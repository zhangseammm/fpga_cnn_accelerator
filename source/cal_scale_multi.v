==> flow/design.v <==
module cal_scale_multi(
	input clk,
	input signed [15:0] din,
	input signed [15:0] scale_M0,
	output reg signed [31:0] dout
);
	reg signed [15:0] din_d;
	reg signed [15:0] scale_d;
	reg signed [31:0] dout_t;
	always@(posedge clk) begin
		din_d<=din;
		scale_d<=scale_M0;
		dout_t<=din_d*scale_d;
		dout<=dout_t;
	end
endmodule
Step by step through the tools: cal_scale_multi. Tool output for the design above, in the order of the flow. Lines are those of the file above, counted from 1. Operators carry their Yosys type and port widths (W data, S select, Z words). Cell names lack the library's common part. The mark n/a stands for no value.

Top: cal_scale_multi. Clock port: clk. Standard-cell library: sky130hd. Library corner: tt_025C_1v80.

Word level. Yosys after proc, flatten, opt, wreduce and memory -nomap, before mapping. Enables and synchronous resets that opt folds into registers are not counted as muxes. Memory bits, and registers merged into a memory's read port (data or address), are not among the register bits. Print and check cells are not counted. Equal cells are merged and count once.

The entry for add/subtract/negate cells reads 0. The entry for multipliers reads 1. For divide/modulo/power cells the number is 0. For $lt $le $gt $ge the number is 0. The entry for equality and inequality tests reads 0. Under shifts and indexed selects stands 0. The figure for multiplexer cells is 0. The entry for bitwise logic cells reads 0. The figure for reductions and logical operators is 0.

Operator list (count): $mul A16 B16 Y32 (1).

The figure for register bits after elaboration is 96. For bits in latches the number is 0. RAM bits: 0. Under ROM bits stands 0. For clocked read ports x word width the number is 0. Under memories kept stands 0. The figure for bits of input ports is 33. Under output and inout port bits stands 32. Elaborated cells: 5.

Longest topological paths. Yosys ltp: most cells in a row. Word level: on the elaborated netlist, between registers, memories and ports. Mapped: between sequential cells and ports; inverters and the memories' decode and read muxes count.

The figure for depth after elaboration is 1. For ABC_AREA the number is 0. The entry for depth in mapped cells reads 22. The figure for mapped depth without buffers is 21.

Netlist. Source: synth_stat.txt of the flow (Yosys; design flattened, memories mapped). It holds for the ABC_AREA given above (unset counts as 0); a run with the other value may have another netlist. The area totals of this step are shown rounded.

Cell types: fa_1 (count 262, total area 5245.03 sq um); dfxtp_1 (count 96, total area 1.92E+03 sq um); inv_1 (count 287, total area 1.08E+03 sq um); ha_1 (count 82, total area 1.03E+03 sq um); and2_1 (count 122, total area 763.232 sq um); nand2_1 (count 132, total area 495.475 sq um); xnor2_1 (count 27, total area 236.477 sq um); a21oi_1 (count 26, total area 130.125 sq um); clkbuf_1 (count 31, total area 116.362 sq um); nor2_1 (count 25, total area 93.84 sq um); xor2_1 (count 9, total area 78.826 sq um); a21o_1 (count 8, total area 60.058 sq um); o21a_1 (count 6, total area 45.043 sq um); nor2b_1 (count 5, total area 31.28 sq um); a221oi_4 (count 1, total area 26.275 sq um); nand2b_1 (count 4, total area 25.024 sq um); nand3_1 (count 5, total area 25.024 sq um); nand4_1 (count 4, total area 25.024 sq um).

Other cell types: 24; their cells: 38.

For cells in the netlist the number is 1170. The entry for chip area (Yosys) reads 12000 sq um. Sequential area: 1900 sq um. The figure for flip-flops is 96. The figure for buffers is 34.

Worst setup path after synthesis. Path of least setup slack by OpenSTA after synthesis, without wires, with an ideal clock, recovery checks aside; 20% of the period is set as input and as output delay. Where synthesis merged equal registers, the netlist keeps one of their names.

Path type: register to register. From: register scale_d[7]. To: register dout_t[29]. The entry for period reads 7070 ps. Setup time: 118 ps. The figure for time at the first pin is 0 ps. Under arrival time stands 5586 ps. The figure for required time is 6952 ps. For slack the number is 1366 ps. For path delay the number is 5704 ps. The figure for stages is 23. For buffers on the path the number is 1. Synthesis period reached: 5704 ps.

"path delay" is the arrival time less input delay plus setup time. "stages" counts driving pins, that of a launching flip-flop among them; a cell with two outputs on the path counts twice. "synthesis period reached" is the clock period less the worst setup slack; recovery checks do not enter. This is arithmetic on one report: input and output delays are still those of the set period (20% each). Between the ends stands the longest chain of elaborated cells between them, by number of cells; it is not shown to be the way that was timed. Of several equally long chains one is given. A line is the first line of the expression or statement that the cell stems from. Yosys adds cells for indexed reads and writes and turns some case tables into memories.

Cells stage by stage: dfxtp_1 > clkbuf_1 > nand2_1 > fa_1 > inv_1 > fa_1 > inv_1 > fa_1 > inv_1 > fa_1 > fa_1 > inv_1 > fa_1 > inv_1 > ha_1 > and4_1 > nand2_1 > o31a_1 > o211ai_2 > a41oi_2 > a21oi_1 > nor3_2 > xnor2_1. The figure for length of the longest elaborated chain is 1. Elaborated cells between the ends (all ways): 1. Source lines of those cells: 1. Those cells by class: mul (1).

RTL lines, path after synthesis: start, declared (line 8) `reg signed [15:0] scale_d;`; start, assigned (line 12) `scale_d<=scale_M0;`; $mul A16 B16 Y32 (line 13) `dout_t<=din_d*scale_d;`; end, assigned (line 13); end, declared (line 9) `reg signed [31:0] dout_t;`.

Worst path after layout. From the final timing report of run A: the path of least setup slack in the routed layout; clock arrival at registers is part of the times. The report prints the path's times to 10 ps; the period is as set.

Path type: register to register. From: register scale_d[9]. To: register dout_t[28]. The entry for period reads 5790 ps. Setup time: 50 ps. The figure for time at the first pin is 360 ps. Under arrival time stands 6120 ps. The figure for required time is 6110 ps. For slack the number is -20 ps. The figure for stages is 23. For buffers on the path the number is 3.

Between the ends stands the longest chain of elaborated cells between them, by number of cells; it is not shown to be the way that was timed. Of several equally long chains one is given.

Cells stage by stage: dfxtp_1 > buf_4 > nand2_1 > fa_1 > inv_1 > fa_1 > fa_2 > fa_1 > fa_1 > inv_1 > fa_1 > inv_1 > ha_1 > buf_4 > nand2_1 > nor2_1 > nand4_1 > o21a_1 > o31ai_4 > o31ai_2 > buf_4 > a211o_1 > nand3_1. The figure for length of the longest elaborated chain is 1. Elaborated cells between the ends (all ways): 1. Source lines of those cells: 1. Those cells by class: mul (1).

RTL lines, path after layout: start, declared (line 8) `reg signed [15:0] scale_d;`; start, assigned (line 12) `scale_d<=scale_M0;`; $mul A16 B16 Y32 (line 13) `dout_t<=din_d*scale_d;`; end, assigned (line 13); end, declared (line 9) `reg signed [31:0] dout_t;`.

Subject: cal_scale_multi on sky130hd, stored results

Hello all,

Settings and measured results of 2 stored flow runs for module cal_scale_multi (sky130hd), not sorted in any way. The constraints put input and output delay at 20% of the set period each and load the outputs with 0.01 pF. "period achieved" = clock period - worst setup slack. The figure is calculated, with input and output delays left at 20% of the set period. "time of the worst setup path": the worst setup path's part of the clock period (all of it between registers, 20% less for each end at a port) less its slack. A launch clock that arrives late makes it longer, a capture clock that arrives late makes it shorter. "time of the worst setup path" is known to 10 ps. Results are given in rounded form.

Files of run A:
==> flow/run.sh <==
#!/bin/bash
# the make line also repeats the synthesis and layout settings of config.mk as NAME=value (left out here)
make -C /OpenROAD-flow-scripts/flow DESIGN_CONFIG=/design/flow/config.mk WORK_HOME=/design/flow/orfs CLKGATE_MAP_FILE= finish
==> flow/config.mk <==
export PLATFORM = sky130hd
export DESIGN_NAME = cal_scale_multi
export DESIGN_NICKNAME = cal_scale_multi
export VERILOG_FILES = /design/flow/design.v
export SDC_FILE = /design/flow/constraint.sdc
export NUM_CORES = 4
export LEC_CHECK = 0
export CAP_MARGIN = 20
export CORE_MARGIN = 2
export CORE_UTILIZATION = 40
export SETUP_SLACK_MARGIN = -0.32
export SLEW_MARGIN = 20
==> flow/constraint.sdc <==
create_clock -name core_clock -period 5.79 [get_ports {clk}]
set_input_delay 1.1580 -clock core_clock [delete_from_list [all_inputs] [get_ports {clk}]]
set_output_delay 1.1580 -clock core_clock [all_outputs]
set_load 0.01 [all_outputs]

Results of run A. The synthesized cell area stands at 12000 sq um. The total die area is 31000 sq um. The std-cell area (final layout) reads 14000 sq um. The setup slack of the worst path is -15 ps. The setup TNS is -15 ps. The worst hold slack reads 320 ps. The period achieved reads 5805 ps. The time of the worst setup path is 5810 ps. Worst setup path kind: register to register.

Files of run B:
==> flow/run.sh <==
#!/bin/bash
# the make line also repeats the synthesis and layout settings of config.mk as NAME=value (left out here)
make -C /OpenROAD-flow-scripts/flow DESIGN_CONFIG=/design/flow/config.mk WORK_HOME=/design/flow/orfs CLKGATE_MAP_FILE= finish
==> flow/config.mk <==
export PLATFORM = sky130hd
export DESIGN_NAME = cal_scale_multi
export DESIGN_NICKNAME = cal_scale_multi
export VERILOG_FILES = /design/flow/design.v
export SDC_FILE = /design/flow/constraint.sdc
export NUM_CORES = 4
export LEC_CHECK = 0
export CAP_MARGIN = 20
export CELL_PAD_IN_SITES_GLOBAL_PLACEMENT = 1
export CORE_MARGIN = 6
export CORE_UTILIZATION = 66
export GPL_ROUTABILITY_DRIVEN = 1
export GPL_TIMING_DRIVEN = 0
export PLACE_DENSITY_LB_ADDON = 0.26
export SETUP_SLACK_MARGIN = 0.28
export SLEW_MARGIN = 20
export TNS_END_PERCENT = 80
==> flow/constraint.sdc <==
create_clock -name core_clock -period 8.31 [get_ports {clk}]
set_input_delay 1.6620 -clock core_clock [delete_from_list [all_inputs] [get_ports {clk}]]
set_output_delay 1.6620 -clock core_clock [all_outputs]
set_load 0.01 [all_outputs]

Results of run B. The synthesized cell area stands at 12000 sq um. The total die area is 21000 sq um. The std-cell area (final layout) reads 13000 sq um. The setup slack of the worst path is 1300 ps. The setup TNS is 0 ps. The worst hold slack reads 320 ps. The period achieved reads 6975 ps. The time of the worst setup path is 6970 ps. Worst setup path kind: register to register.

Thanks
