==> flow/design.v <==
module cal_adder_9INT8(
    input clk,
    input signed[15:0]a0,
    input signed[15:0]a1,
    input signed[15:0]a2,
    input signed[15:0]a3,
    input signed[15:0]a4,
    input signed[15:0]a5,
    input signed[15:0]a6,
    input signed[15:0]a7,
    input signed[15:0]a8,
    output signed[17:0]dout 
   );
    wire signed [17:0]a0_d1;
	wire signed [17:0]a1_d1;
	wire signed [17:0]a2_d1;
	wire signed [17:0]a3_d1;
	wire signed [17:0]a4_d1;
	wire signed [17:0]a5_d1;
	wire signed [17:0]a6_d1;
	wire signed [17:0]a7_d1;
	wire signed [17:0]a8_d1;
    reg signed [17:0]b0_d2;
	reg signed [17:0]b1_d2;
	reg signed [17:0]b2_d2;
    reg [17:0]dout_r;
    assign dout=dout_r;
    assign a0_d1={a0[15],a0[15],a0[15:0]};
    assign a1_d1={a1[15],a1[15],a1[15:0]};
    assign a2_d1={a2[15],a2[15],a2[15:0]};
    assign a3_d1={a3[15],a3[15],a3[15:0]};
    assign a4_d1={a4[15],a4[15],a4[15:0]};
    assign a5_d1={a5[15],a5[15],a5[15:0]};
    assign a6_d1={a6[15],a6[15],a6[15:0]};
    assign a7_d1={a7[15],a7[15],a7[15:0]};
    assign a8_d1={a8[15],a8[15],a8[15:0]};
    always@(posedge clk)begin
        b0_d2<=a0_d1+a1_d1+a2_d1;
        b1_d2<=a3_d1+a4_d1+a5_d1;
        b2_d2<=a6_d1+a7_d1+a8_d1;
        dout_r<=b0_d2+b1_d2+b2_d2;
    end
endmodule
======== Reports on cal_adder_9INT8 ========
What the tools print for cal_adder_9INT8, step after step.
Lines are those of the file above, counted from 1.
The mark n/a stands for no value.
set-up
  top ..................................... cal_adder_9INT8
  clock port .............................. clk
  standard-cell library ................... sky130hd
  timing corner ........................... tt_025C_1v80

======== Word-level counts ========
Source: Yosys, flattened and elaborated, memories not mapped. Widths are those after wreduce; folded enables and synchronous resets count as part of the registers. Registers that Yosys merges into a memory's read port (data or address) are not register bits. Print and check cells do not count. Equal cells are merged and count once.
word-level totals
  bits in registers ....................... 72
  bits of input ports ..................... 145
  output and inout port bits .............. 18
  cells after elaboration ................. 12
operators by class
  $add $sub $neg .......................... 8
operators with widths
  kind                     number
  adder 17 x 16 -> 18 bit  3
  adder 16 x 16 -> 17 bit  3
  adder 18 bit             2

======== Depth ========
Yosys ltp: most cells in a row. Word level: on the elaborated netlist, between registers, memories and ports. Mapped: between sequential cells and ports; inverters and the memories' decode and read muxes count.
logic depth
  depth in word-level cells ............... 2
  ABC_AREA ................................ 0
  depth in mapped cells ................... 12
  gate-level depth less buffers ........... 12

======== Netlist ========
Source: synth_stat.txt of the flow (Yosys; design flattened, memories mapped). It holds for the ABC_AREA given above (unset counts as 0); a run with the other value may have another netlist.
Totals and module areas in this step are rounded.
cell types
  type                       number  total area (um^2)
  sky130_fd_sc_hd__dfxtp_1   72      1.44E+03
  sky130_fd_sc_hd__fa_1      69      1.38E+03
  sky130_fd_sc_hd__ha_1      64      800.768
  sky130_fd_sc_hd__xnor2_1   39      341.578
  sky130_fd_sc_hd__a21oi_1   45      225.216
  sky130_fd_sc_hd__a21o_1    20      150.144
  sky130_fd_sc_hd__inv_1     39      146.39
  sky130_fd_sc_hd__nand2_1   37      138.883
  sky130_fd_sc_hd__xor2_1    15      131.376
  sky130_fd_sc_hd__o21ai_0   24      120.115
  sky130_fd_sc_hd__nor2_1    19      71.318
  sky130_fd_sc_hd__nand3_1   13      65.062
  sky130_fd_sc_hd__a31oi_1   10      62.56
  sky130_fd_sc_hd__o21bai_1  8       60.058
  sky130_fd_sc_hd__o211ai_1  7       52.55
  sky130_fd_sc_hd__o21a_1    7       52.55
  sky130_fd_sc_hd__a211oi_1  5       37.536
  sky130_fd_sc_hd__nand4_1   6       37.536
Other cell types: 34; their cells: 64.
synthesis totals
  mapped cells ............................ 563
  cell area after synthesis ............... 0.005794 mm^2
  area of sequential cells ................ 0.001441 mm^2
  mapped flip-flops ....................... 72
  buffer cells ............................ 6

======== Path before layout ========
Source: OpenSTA report_checks on the synthesized netlist (no wires, ideal clock, input and output delay 20% of the period each), path of least setup slack; recovery checks are left aside. Register names are those of the netlist, which keeps one name where synthesis merged equal registers.
timing path after synthesis
  path kind ............................... input to register
  start ................................... in a0[1]
  end ..................................... reg b0_d2[15]
  clock period ............................ 3.5 ns
  input delay ............................. 0.700 ns
  library setup time ...................... 0.131 ns
  launch time at the first pin ............ 0.700 ns
  data arrival time ....................... 2.935 ns
  data required time ...................... 3.369 ns
  path slack .............................. 0.433 ns
  delay of the path ....................... 2.366 ns
  stages on the path ...................... 9
  buffers on the path ..................... 0
  synthesis period reached ................ 3.067 ns
"delay of the path" = arrival - input delay + setup time.
"stages on the path" counts driving pins, that of a launching flip-flop among them; a cell with two outputs on the path counts twice.
"synthesis period reached" is the clock period less the worst setup slack; recovery checks do not enter. This is arithmetic on one report: input and output delays are still those of the set period (20% each).
Between the ends stands the longest chain of elaborated cells between them, by number of cells; it is not shown to be the way that was timed. Of several equally long chains one is given.
Each line given opens the expression or statement behind the cell; cells for indexed reads and writes are added by Yosys, which also makes memories of some case tables.
between the ends, after synthesis
  cell sequence ........................... sky130_fd_sc_hd__fa_1 -> sky130_fd_sc_hd__ha_1 -> sky130_fd_sc_hd__fa_1 -> sky130_fd_sc_hd__a21oi_1 -> sky130_fd_sc_hd__o21ai_0 -> sky130_fd_sc_hd__a41o_1 -> sky130_fd_sc_hd__a221oi_2 -> sky130_fd_sc_hd__o21ai_0 -> sky130_fd_sc_hd__xor2_1
  length of the longest elaborated chain .. 2
  elaborated cells between the ends (all ways) .. 2
  source lines of those cells ............. 1
  those cells by class .................... add/sub (2)
RTL lines, path after synthesis
  what                     RTL line  text
  start, declared          3         input signed[15:0]a0,
  adder 16 x 16 -> 17 bit  38        b0_d2<=a0_d1+a1_d1+a2_d1;
  adder 17 x 16 -> 18 bit  38
  end, assigned            38
  end, declared            23        reg signed [17:0]b0_d2;

======== Timing after layout ========
From the final timing report of record 1: the path of least setup slack in the routed layout; clock arrival at registers is part of the times.
timing path after layout
  path kind ............................... input to register
  start ................................... in a8[1]
  end ..................................... reg b2_d2[15]
  clock period ............................ 1.99 ns
  input delay ............................. 0.40 ns
  library setup time ...................... 0.07 ns
  launch time at the first pin ............ 0.40 ns
  data arrival time ....................... 2.73 ns
  data required time ...................... 2.26 ns
  path slack .............................. -0.47 ns
  stages on the path ...................... 10
  buffers on the path ..................... 1
Between the ends stands the longest chain of elaborated cells between them, by number of cells; it is not shown to be the way that was timed. Of several equally long chains one is given.
between the ends, after layout
  cell sequence ........................... sky130_fd_sc_hd__buf_6 -> sky130_fd_sc_hd__fa_2 -> sky130_fd_sc_hd__ha_4 -> sky130_fd_sc_hd__fa_2 -> sky130_fd_sc_hd__a21o_1 -> sky130_fd_sc_hd__a221o_1 -> sky130_fd_sc_hd__a221oi_2 -> sky130_fd_sc_hd__o21bai_1 -> sky130_fd_sc_hd__a21oi_1 -> sky130_fd_sc_hd__xnor2_1
  length of the longest elaborated chain .. 1
  elaborated cells between the ends (all ways) .. 1
  source lines of those cells ............. 1
  those cells by class .................... add/sub (1)
RTL lines, path after layout
  what                     RTL line  text
  start, declared          11        input signed[15:0]a8,
  adder 17 x 16 -> 18 bit  40        b2_d2<=a6_d1+a7_d1+a8_d1;
  end, assigned            40
  end, declared            25        reg signed [17:0]b2_d2;

Below are 2 stored runs of the flow (Yosys, OpenROAD; platform sky130hd) on cal_adder_9INT8, each with its settings and what was measured, unordered. Constraints: input delay and output delay 20% of the set period each, output load 0.01 pF.
"achieved clock period" means the clock period less the worst setup slack. The figure is calculated, with input and output delays left at 20% of the set period.
"critical path time" = time allowed to the worst setup path (clock period - input delay - output delay, where it has them) - its slack; a late launch clock adds to it, a late capture clock takes from it.
"total power after layout": no workload was simulated; the value follows from the tool's default switching activity.
Measured values are rounded.

======== record 1 ========
==> flow/run.sh <==
#!/bin/bash
# the make line also repeats the synthesis and layout settings of config.mk as NAME=value (left out here)
make -C /OpenROAD-flow-scripts/flow DESIGN_CONFIG=/design/flow/config.mk WORK_HOME=/design/flow/orfs CLKGATE_MAP_FILE= finish
==> flow/config.mk <==
export PLATFORM = sky130hd
export DESIGN_NAME = cal_adder_9INT8
export DESIGN_NICKNAME = cal_adder_9INT8
export VERILOG_FILES = /design/flow/design.v
export SDC_FILE = /design/flow/constraint.sdc
export NUM_CORES = 4
export LEC_CHECK = 0
export CAP_MARGIN = 20
export CORE_MARGIN = 2
export CORE_UTILIZATION = 40
export SLEW_MARGIN = 20
==> flow/constraint.sdc <==
create_clock -name core_clock -period 1.99 [get_ports {clk}]
set_input_delay 0.3980 -clock core_clock [delete_from_list [all_inputs] [get_ports {clk}]]
set_output_delay 0.3980 -clock core_clock [all_outputs]
set_load 0.01 [all_outputs]

-------- measured, record 1 --------
  standard-cell area after layout ......... 0.01063 mm^2
  die outline area ........................ 0.01546 mm^2
  setup total negative slack .............. -12.10 ns
  worst setup slack after layout .......... -0.475 ns
  worst hold slack after layout ........... 0.480 ns
  utilization of the finished layout ...... 0.76
  achieved clock period ................... 2.465 ns
  total power after layout ................ 19330 uW
  critical path time ...................... 2.07 ns
  kind of the worst setup path ............ input to register
  Yosys chip area after synthesis ......... 0.005794 mm^2

======== record 2 ========
==> flow/run.sh <==
#!/bin/bash
# the make line also repeats the synthesis and layout settings of config.mk as NAME=value (left out here)
make -C /OpenROAD-flow-scripts/flow DESIGN_CONFIG=/design/flow/config.mk WORK_HOME=/design/flow/orfs CLKGATE_MAP_FILE= finish
==> flow/config.mk <==
export PLATFORM = sky130hd
export DESIGN_NAME = cal_adder_9INT8
export DESIGN_NICKNAME = cal_adder_9INT8
export VERILOG_FILES = /design/flow/design.v
export SDC_FILE = /design/flow/constraint.sdc
export NUM_CORES = 4
export LEC_CHECK = 0
export CAP_MARGIN = 20
export CELL_PAD_IN_SITES_DETAIL_PLACEMENT = 2
export CORE_MARGIN = 2
export CORE_UTILIZATION = 31
export GPL_TIMING_DRIVEN = 1
export MIN_ROUTING_LAYER = met2
export PLACE_DENSITY_LB_ADDON = 0.06
export SETUP_SLACK_MARGIN = 0.71
export SLEW_MARGIN = 20
export TNS_END_PERCENT = 10
==> flow/constraint.sdc <==
create_clock -name core_clock -period 3.97 [get_ports {clk}]
set_input_delay 0.7940 -clock core_clock [delete_from_list [all_inputs] [get_ports {clk}]]
set_output_delay 0.7940 -clock core_clock [all_outputs]
set_load 0.01 [all_outputs]

-------- measured, record 2 --------
  Yosys chip area after synthesis ......... 0.005794 mm^2
  setup total negative slack .............. 0.000 ns
  standard-cell area after layout ......... 0.0083 mm^2
  die outline area ........................ 0.0198 mm^2
  utilization of the finished layout ...... 0.457
  worst setup slack after layout .......... 0.723 ns
  critical path time ...................... 2.45 ns
  kind of the worst setup path ............ input to register
  worst hold slack after layout ........... 0.599 ns
  achieved clock period ................... 3.247 ns
  total power after layout ................ 6925 uW
