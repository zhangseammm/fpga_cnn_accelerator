==> flow/design.v <==
module cal_satu_INT16_INT8(
    input clk,
	input [15:0] data_in,
	output reg [7:0] data_out
   );
    wire [15:0] data_in_d;
    assign data_in_d=data_in;
always@(posedge clk) begin
    if( data_in_d[15]==1'b0&&(data_in_d[14:7]!=2'b0000_000))
         data_out<=8'b0111_1111;
    else if(data_in_d[15]==1'b1&&(data_in_d[14:7]!=2'b1111_111))
         data_out<=8'b1000_0000;
    else
         data_out<=data_in_d[7:0];
end
endmodule
module cal_satu_INT18_INT16(
    input clk,
	input [17:0] data_in,
	output reg [15:0] data_out
   );
    wire [17:0] data_in_d;
    assign data_in_d=data_in;
always@(posedge clk) begin
    if( data_in_d[17]==1'b0&&(data_in_d[16:15]!=2'b00))begin
            data_out<=16'b0111_1111_1111_1111;
    end
    else if(data_in_d[17]==1'b1&&(data_in_d[16:15]!=2'b11))
            data_out<=16'b1000_0000_0000_0000;
    else
         data_out<=data_in_d[15:0];
end
endmodule
module cal_scale(
	input clk,
	input signed [15:0] din,
	input [3:0] shift,
	output signed [15:0] dout
   );
	cal_scale_shift u_cal_scale_shift
	(
		.clk(clk),
		.din(din),
		.shift(shift),
		.dout(dout)
	);
endmodule
module cal_scale_shift(
    input clk,
    input signed[15:0]din,
    input [3:0]shift,
    output signed[15:0]dout
   );
    wire zero_flag;
    wire after_flag;
    wire pn_flag;
    reg signed[15:0]dout_temp;
    assign even_odd_flag=din[shift];
    assign after_flag=din[shift-1];
    assign zero_flag=(((din<<(17-shift))==0)?0:1);
    assign pn_flag=din[15];
    always@(posedge clk) begin
        dout_temp<=(din>>>shift);
    end
    assign dout= (((!after_flag)&&pn_flag)||(after_flag&&zero_flag&&!pn_flag)||(after_flag&&(!zero_flag)&&even_odd_flag&&pn_flag))?(dout_temp+1):dout_temp;
endmodule
module module_quan( 
    	input clk,
	input signed [17:0] din,
    input [3:0] shift,
	input [7:0] zero_point,
	output [7:0] dout
   );
wire signed [15:0]after_satu_INT16;
wire signed [15:0]after_scale_INT16;
wire signed [7:0]after_satu_INT8;
cal_satu_INT18_INT16 u_cal_satu_INT18_INT16
    (
    .clk(clk),                     
    .data_in(din),                 
    .data_out(after_satu_INT16)    
);
cal_scale u_cal_scale
    (
    .clk(clk),             
    .din(after_satu_INT16),             
    .shift(shift),         
    .dout(after_scale_INT16)            
);
cal_satu_INT16_INT8 u_cal_satu_INT16_INT8
    (
    .clk(clk),             
    .data_in(after_scale_INT16),     
    .data_out(after_satu_INT8)    
);
assign dout=after_satu_INT8+zero_point;
endmodule
## From RTL to reports: module_quan

The steps from the RTL of module_quan to its reports follow in flow order.
Lines are those of the file above, counted from 1.
Operators: Yosys type, input widths -> output width; for muxes data width and select width s.
Library cell names are shortened.
The mark -- stands for no value.

- Design top: module_quan
- Clock port: clk
- Cell library: sky130hd
- Library corner: tt_025C_1v80

## After elaboration

Source: Yosys, flattened and elaborated, memories not mapped. Widths are those after wreduce; folded enables and synchronous resets count as part of the registers. Registers that Yosys merges into a memory's read port (data or address) are not register bits. Print and check cells do not count. Equal cells are merged and count once.

- Eq/ne operators: 2
- $mul: 0
- Mux-type cells: 4
- Bitwise operators: 2
- Shifts and indexed selects: 4
- Divide/modulo/power cells: 0
- Add/subtract/negate cells: 4
- Order comparisons: 0
- Reduce/logical cells: 18

Operators by type and width:

| cell | number |
|---|---|
| $shl 16x32->32 | 1 |
| $logic_not 32->1 | 1 |
| $mux 16 | 2 |
| $add 16x2->16 const B | 1 |
| $shiftx 16x4->1 | 1 |
| $sshr 16x4->16 | 1 |
| $shiftx 16x5->1 | 1 |
| $logic_and 1x1->1 | 10 |
| $ne 8x2->1 const B | 1 |
| $add 8x8->8 | 1 |
| $reduce_bool 8->1 | 1 |
| $mux 8 | 1 |
| $sub 5x4->6 const A | 1 |
| $sub 4x1->5 const B | 1 |
| $logic_not 1->1 | 3 |
| $logic_or 1x1->1 | 2 |
| $not 1->1 | 2 |
| $ne 2x2->1 const B | 1 |
| $reduce_bool 2->1 | 1 |
| $mux 1 | 1 |

- Bits in writable memories: 0
- Bits in latches: 0
- Cells after elaboration: 37
- Flip-flop bits (word level): 40
- Word width x clocked read ports: 0
- Bits in read-only memories: 0
- Memory cells: 0
- Output and inout bits: 8

## Longest topological paths

Yosys ltp: most cells in a row. Word level: on the elaborated netlist, between registers, memories and ports. Mapped: between sequential cells and ports; inverters and the memories' decode and read muxes count.

- Depth after elaboration: 13
- ABC_AREA: 0
- Depth in mapped cells: 14

## After synthesis

The flow's flattened synthesis, as Yosys stat reports it; memories are mapped. The netlist is that of the ABC_AREA named above (0 if unset); the other value can give another one.
The area totals of this step are shown rounded.

- Cells in the netlist: 421
- Buffers: 24
- Synthesis area: 3300 um2
- Flip-flop cells: 40

Cell types:

| type | number |
|---|---|
| dfxtp_1 | 40 |
| mux4_2 | 12 |
| nor2_1 | 72 |
| a21oi_1 | 44 |
| nand2_1 | 39 |
| ha_1 | 10 |
| mux2i_1 | 9 |
| o21ai_0 | 17 |
| xor2_1 | 9 |
| xnor2_1 | 8 |
| inv_1 | 16 |
| nor3_1 | 12 |
| clkbuf_1 | 13 |
| a211oi_1 | 6 |
| mux2_2 | 4 |
| o21ai_1 | 9 |
| nor2b_1 | 7 |
| nand3_1 | 8 |

Not listed: further types 48, cells in them 86.
The figures by module come from a second, unflattened synthesis with its own total; it is not the netlist above.

- Cells (unflattened synthesis): 382
- Area total of the unflattened synthesis: 3200 um2

Rows give one instance, submodules left out.

By module:

| module | sequential area (um2) | times used | area (um2) | cells |
|---|---|---|---|---|
| cal_scale_shift | 320 | 1 | 1900 | 234 |
| cal_satu_INT18_INT16 | 320 | 1 | 640 | 70 |
| cal_satu_INT16_INT8 | 160 | 1 | 360 | 36 |
| module_quan | 0.0 | 1 | 330 | 42 |
| cal_scale | 0.0 | 1 | 0.0 | 0 |

## Worst setup path after synthesis

Source: OpenSTA report_checks on the synthesized netlist (no wires, ideal clock, input and output delay 20% of the period each), path of least setup slack; recovery checks are left aside. Register names are those of the netlist, which keeps one name where synthesis merged equal registers.

- Path type: input port to flip-flop
- Start point: input port shift[0]
- End point: register u_cal_satu_INT16_INT8.data_out[0]
- Input delay: 1066 ps
- Period: 5330 ps
- Path delay: 3245 ps
- Path slack: 1019 ps
- Required time: 5199 ps
- Data arrival time: 4180 ps
- Driving pins on the path: 14
- Period reached after synthesis: 4311 ps

"path delay" = arrival - input delay + setup time.
"driving pins on the path" counts driving pins, that of a launching flip-flop among them; a cell with two outputs on the path counts twice.
"period reached after synthesis" is the clock period less the worst setup slack; recovery checks do not enter. This is arithmetic on one report: input and output delays are still those of the set period (20% each).
The rows between start and end are the longest chain of elaborated cells between them; the timing report does not say that the signal goes this way. Where chains are equally long, one stands for them.
Each line given opens the expression or statement behind the cell; cells for indexed reads and writes are added by Yosys, which also makes memories of some case tables.
At most two assigning lines are given for a register; there are more.

- Cell sequence: buf_6 > buf_2 > buf_1 > inv_1 > ha_1 > mux4_2 > o21a_1 > o21a_1 > nor2_4 > a21oi_2 > a211o_1 > a221o_1 > a41oi_4 > o21ai_1
- Cells in the longest elaborated chain: 13
- Elaborated cells between the ends (all ways): 24
- Those cells by class: add/sub: 2; eq/ne: 1; shift: 3; mux: 3; logic: 1; reduce/logical: 14

Ends and longest elaborated chain, post-synthesis:

| item | RTL line | RTL |
|---|---|---|
| from (decl) | 70 | `input [3:0] shift,` |
| $sub 5x4->6 | 60 | `assign zero_flag=(((din<<(17-shift))==0)?0:1);` |
| $shl 16x32->32 | 60 |  |
| $logic_not 32->1 | 60 |  |
| $mux 1 | 60 |  |
| $logic_not 1->1 | 65 | `assign dout= (((!after_flag)&&pn_flag)\|\|(after_flag&&zero_flag&&!pn_flag)\|\|(after_flag&&(!zero_flag)&&even_odd ...` |
| $logic_and 1x1->1 (3 in a row) | 65 |  |
| $logic_or 1x1->1 | 65 |  |
| $mux 16 | 65 |  |
| $ne 8x2->1 | 11 | `else if(data_in_d[15]==1'b1&&(data_in_d[14:7]!=2'b1111_111))` |
| $logic_and 1x1->1 | 11 |  |
| $mux 8 | 11 |  |
| to (assign) | 10 | `data_out<=8'b0111_1111;` |
| to (assign) | 14 | `data_out<=data_in_d[7:0];` |
| to (decl) | 4 | `output reg [7:0] data_out` |

## Timing after layout

From the final timing report of stored run 1: the path of least setup slack in the routed layout; clock arrival at registers is part of the times.
The report prints the path's times to 10 ps; the period is as set.

- Path type: input port to flip-flop
- Start point: input port shift[1]
- End point: register u_cal_satu_INT16_INT8.data_out[1]
- Path slack: 330 ps
- Driving pins on the path: 12
- Data arrival time: 3160 ps
- Input delay: 670 ps
- Required time: 3490 ps
- Period: 3330 ps

The rows between start and end are the longest chain of elaborated cells between them; the timing report does not say that the signal goes this way. Where chains are equally long, one stands for them.
At most two assigning lines are given for a register; there are more.

- Cell sequence: buf_6 > buf_8 > or3b_4 > a2111oi_4 > a311o_2 > a22oi_2 > buf_4 > nor3_1 > a211o_1 > a221o_1 > a41oi_4 > o21ai_1
- Cells in the longest elaborated chain: 13
- Elaborated cells between the ends (all ways): 24
- Those cells by class: add/sub: 2; eq/ne: 1; shift: 3; mux: 3; logic: 1; reduce/logical: 14

Ends and longest elaborated chain, after layout:

| item | RTL line | RTL |
|---|---|---|
| from (decl) | 70 | `input [3:0] shift,` |
| $sub 5x4->6 | 60 | `assign zero_flag=(((din<<(17-shift))==0)?0:1);` |
| $shl 16x32->32 | 60 |  |
| $logic_not 32->1 | 60 |  |
| $mux 1 | 60 |  |
| $logic_not 1->1 | 65 | `assign dout= (((!after_flag)&&pn_flag)\|\|(after_flag&&zero_flag&&!pn_flag)\|\|(after_flag&&(!zero_flag)&&even_odd ...` |
| $logic_and 1x1->1 (3 in a row) | 65 |  |
| $logic_or 1x1->1 | 65 |  |
| $mux 16 | 65 |  |
| $ne 8x2->1 | 11 | `else if(data_in_d[15]==1'b1&&(data_in_d[14:7]!=2'b1111_111))` |
| $logic_and 1x1->1 | 11 |  |
| $mux 8 | 11 |  |
| to (assign) | 10 | `data_out<=8'b0111_1111;` |
| to (assign) | 14 | `data_out<=data_in_d[7:0];` |
| to (decl) | 4 | `output reg [7:0] data_out` |

Appendix: measured runs

Top module module_quan; platform sky130hd; tools Yosys and OpenROAD; 2 stored runs in no particular order. Input and output delays are each 20% of the period that was set; the output load is 0.01 pF.
"clock period achieved" is the run's clock period less its worst setup slack. It is reckoned from that one timing run; input and output delays stay at 20% of the period that was set.
The measured numbers are rounded.

### Stored run 1

Settings: `period_ns=3.33`, `CORE_UTILIZATION=19`, `SETUP_SLACK_MARGIN=0.32`, `PLACE_DENSITY=0.62`, `CORE_ASPECT_RATIO=0.62`, `CELL_PAD_IN_SITES_DETAIL_PLACEMENT=1`, `ABC_AREA=0`, `CTS_CLUSTER_SIZE=79`, `CTS_CLUSTER_DIAMETER=111`, `CAP_MARGIN=20`, `CORE_MARGIN=2`, `SLEW_MARGIN=20`

- Std-cell area (final layout): 4600 um2
- Die outline area: 18000 um2
- Post-synthesis cell area: 3300 um2
- Smallest setup slack: 330 ps
- Clock period achieved: 2999 ps
- Post-route worst hold slack: 570 ps
- Utilization: 27%

### Stored run 2

Settings: `period_ns=2.89`, `CORE_UTILIZATION=64`, `PLACE_DENSITY=0.5`, `ABC_AREA=0`, `GPL_TIMING_DRIVEN=0`, `CTS_CLUSTER_DIAMETER=89`, `MAX_ROUTING_LAYER=met4`, `CAP_MARGIN=20`, `CORE_MARGIN=2`, `SLEW_MARGIN=20`

- Std-cell area (final layout): 4100 um2
- Die outline area: 5700 um2
- Post-synthesis cell area: 3300 um2
- Smallest setup slack: -230 ps
- Clock period achieved: 3119 ps
- Post-route worst hold slack: 360 ps
- Utilization: 84%
